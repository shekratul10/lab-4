==> flow/design.v <==
module datamemory #(  
    parameter   ADDRESS_WIDTH = 32,  
    parameter   DATA_WIDTH=32  
)(
    input logic                         clk,  
    input logic                         we,
    input logic [ADDRESS_WIDTH-1:0]     a,
    input logic [DATA_WIDTH-1:0]        wd,
    output logic [DATA_WIDTH-1:0]       rd
);
logic [DATA_WIDTH-1:0] datamem_array [2**ADDRESS_WIDTH-1:0];  
    always_ff @ (posedge clk)  
    if(we == 1'b1)  
        datamem_array[a] <= wd;
assign rd = datamem_array[a];  
endmodule
### Tool chain data of datamemory

The steps from the RTL of datamemory to its reports follow in flow order.
Line numbers count from 1 in the design file above.
Not given: n/a

* design top: datamemory
* clock port: clk
* cell library: sky130hd
* timing corner: tt_025C_1v80

### Word level

Yosys after proc, flatten, opt, wreduce and memory -nomap, before mapping. Enables and synchronous resets that opt folds into registers are not counted as muxes. Memory bits, and registers merged into a memory's read port (data or address), are not among the register bits. Print and check cells are not counted. Equal cells are merged and count once.
Yosys's memory passes give these memory sizes; they may raise the number of words (mostly to a power of two), join words into wider ones and drop unused or constant bits.

* clocked read ports x word width: 0
* cells after elaboration: 4
* bits in writable memories: 64
* bits in latches: 0
* output and inout port bits: 32
* flip-flop bits (word level): 0
* memory bits (read-only): 0
* input bits: 66
* memories kept: 1

* add/subtract/negate cells: 0
* multipliers: 0
* multiplexer cells: 3
* equal/unequal tests: 0
* reductions and logical operators: 0
* order comparisons: 0
* shift-type cells: 0
* bitwise operators: 0
* div/mod/pow operators: 0

Memory list
* datamem_array: depth 2, bits a word 32, rd ports 1, write ports 1, line 11 `logic [DATA_WIDTH-1:0] datamem_array [2**ADDRESS_WIDTH-1:0];`

Operators with widths (count)
* 2-to-1 mux 32 bit: 2
* 2-to-1 mux 1 bit: 1

### Longest topological paths

Longest topological path by Yosys (ltp), each cell counted once; first at word level (registers and memories cut), then after technology mapping (sequential cells cut; the memories' decode and read muxes count).

* word-level depth: 1
* ABC_AREA: 0
* depth in mapped cells: 4

### Mapped cells and area

Yosys stat after the flow's synthesis: flattened, memories mapped to cells. It holds for the ABC_AREA given above (unset counts as 0); a run with the other value may have another netlist.

* synthesis area: 0.0024561 mm^2
* buffers: 4
* mapped cells: 124
* sequential area: 0.0019218 mm^2
* mapped flip-flops: 64

Cell types (count)
* sky130_fd_sc_hd__edfxtp_1: 64
* sky130_fd_sc_hd__mux2_2: 32
* sky130_fd_sc_hd__nand4_1: 9
* sky130_fd_sc_hd__nor4_1: 6
* sky130_fd_sc_hd__buf_2: 3
* sky130_fd_sc_hd__or4_1: 2
* sky130_fd_sc_hd__nor3_2: 1
* sky130_fd_sc_hd__nor4b_1: 1
* sky130_fd_sc_hd__buf_4: 1
* sky130_fd_sc_hd__or3_1: 1
* sky130_fd_sc_hd__nand3_1: 1
* sky130_fd_sc_hd__nor3_1: 1
* sky130_fd_sc_hd__nand2_1: 1
* sky130_fd_sc_hd__nor2_1: 1

### Path before layout

OpenSTA on the mapped netlist: ideal clock, no wires. The path of least setup slack (recovery checks aside). Input and output delay are each 20% of the period. Register names are those of the netlist, which keeps one name where synthesis merged equal registers.

* path kind: input-to-reg
* start: input a[0]
* end: memory (no name shown)
* data required time: 4.069 ns
* launch time at the first pin: 0.906 ns
* input delay: 0.906 ns
* setup time: 0.461 ns
* delay of the path: 3.242 ns
* arrival time: 3.687 ns
* stages on the path: 4
* slack: 0.382 ns
* clock period: 4.53 ns
* synthesis period reached: 4.148 ns

"delay of the path" is the arrival time less input delay plus setup time.
"stages on the path": output pins that drive a net of the path, with the launching flip-flop's if there is one; two outputs of one cell count as two.
"synthesis period reached" = period - worst setup slack (recovery checks aside). The figure is calculated, with input and output delays left at 20% of the set period.
Between the ends stands the longest chain of elaborated cells between them, by number of cells; it is not shown to be the way that was timed. Of several equally long chains one is given.
A line is the first line of the expression or statement that the cell stems from. Yosys adds cells for indexed reads and writes and turns some case tables into memories.

* path through: sky130_fd_sc_hd__buf_4 -> sky130_fd_sc_hd__nor4b_1 -> sky130_fd_sc_hd__nand4_1 -> sky130_fd_sc_hd__nor3_1
* cells in the longest elaborated chain: 1

RTL lines, path post-synthesis
* start: declaration: line 7 `input logic [ADDRESS_WIDTH-1:0]     a,`
* 2-to-1 mux 32 bit: line 13 `if(we == 1'b1)`

### Timing after layout

Path of least setup slack in the final report of flow run 1 (OpenROAD, finished layout, wires in). Where an end is a register, its clock arrival counts in the times.

* path kind: input-to-output
* start: input a[0]
* end: output rd[29]
* data required time: 6.19 ns
* arrival time: 3.13 ns
* external output delay: 1.55 ns
* stages on the path: 3
* clock period: 7.74 ns
* slack: 3.06 ns
* input delay: 1.55 ns
* launch time at the first pin: 1.55 ns

Between the ends stands the longest chain of elaborated cells between them, by number of cells; it is not shown to be the way that was timed. Of several equally long chains one is given.
A memory read counts as a cell of the chain, while the word-level depth stops at memories.

* path through: sky130_fd_sc_hd__buf_2 -> sky130_fd_sc_hd__mux2_2 -> sky130_fd_sc_hd__clkdlybuf4s50_1
* cells in the longest elaborated chain: 1

RTL lines, path post-layout
* start: declaration: line 7 `input logic [ADDRESS_WIDTH-1:0]     a,`
* memory (2 x 32 bit): line 11 `logic [DATA_WIDTH-1:0] datamem_array [2**ADDRESS_WIDTH-1:0];`
* end: declaration: line 9 `output logic [DATA_WIDTH-1:0]       rd`

Lab notebook: datamemory

Record of 2 stored runs of the RTL-to-layout flow on datamemory, platform sky130hd. The runs are unordered. Constraints: input delay and output delay 20% of the set period each, output load 0.01 pF.
By "achieved period" is meant the clock period of the run minus its worst setup slack. This is arithmetic on one report: input and output delays are still those of the set period (20% each).
"time on the worst setup path": the worst setup path's part of the clock period (all of it between registers, 20% less for each end at a port) less its slack. A launch clock that arrives late makes it longer, a capture clock that arrives late makes it shorter.
By "total power after layout" is meant OpenSTA's value without simulated activity: inputs other than the clock are taken to toggle once in ten clock periods, and the tool carries that through the logic.

### Flow run 1

Settings: `period_ns=7.74`, `CORE_UTILIZATION=19`, `SETUP_SLACK_MARGIN=2.27`, `PLACE_DENSITY_LB_ADDON=0.12`, `CORE_ASPECT_RATIO=1.34`, `CORE_MARGIN=6`, `CELL_PAD_IN_SITES_DETAIL_PLACEMENT=1`, `TNS_END_PERCENT=65`, `CTS_CLUSTER_SIZE=57`, `CAP_MARGIN=10`, `SLEW_MARGIN=20`

- Mapped cell area after synthesis: 0.0024561 mm^2
- Total die area: 0.0158287 mm^2
- Std-cell area (final layout): 0.0038787 mm^2
- Utilization in the final report: 0.311
- Setup slack of the worst path: 3.063 ns
- Final setup TNS: 0.000 ns
- Final worst hold slack: 1.809 ns
- Total power after layout: 0.0007748 W
- Achieved period: 4.677 ns
- Time on the worst setup path: 1.58 ns
- Critical path kind: input-to-output

### Flow run 2

Settings: `period_ns=4.98`, `CORE_UTILIZATION=58`, `SETUP_SLACK_MARGIN=0.32`, `PLACE_DENSITY_LB_ADDON=0.13`, `ABC_AREA=0`, `GPL_ROUTABILITY_DRIVEN=0`, `CTS_CLUSTER_SIZE=98`, `SLEW_MARGIN=25`, `CAP_MARGIN=20`, `CORE_MARGIN=2`

- Mapped cell area after synthesis: 0.0024561 mm^2
- Total die area: 0.0047714 mm^2
- Std-cell area (final layout): 0.0036522 mm^2
- Utilization in the final report: 0.907
- Setup slack of the worst path: 1.190 ns
- Final setup TNS: 0.000 ns
- Final worst hold slack: 1.253 ns
- Total power after layout: 0.001036 W
- Achieved period: 3.790 ns
- Time on the worst setup path: 1.80 ns
- Critical path kind: input-to-output
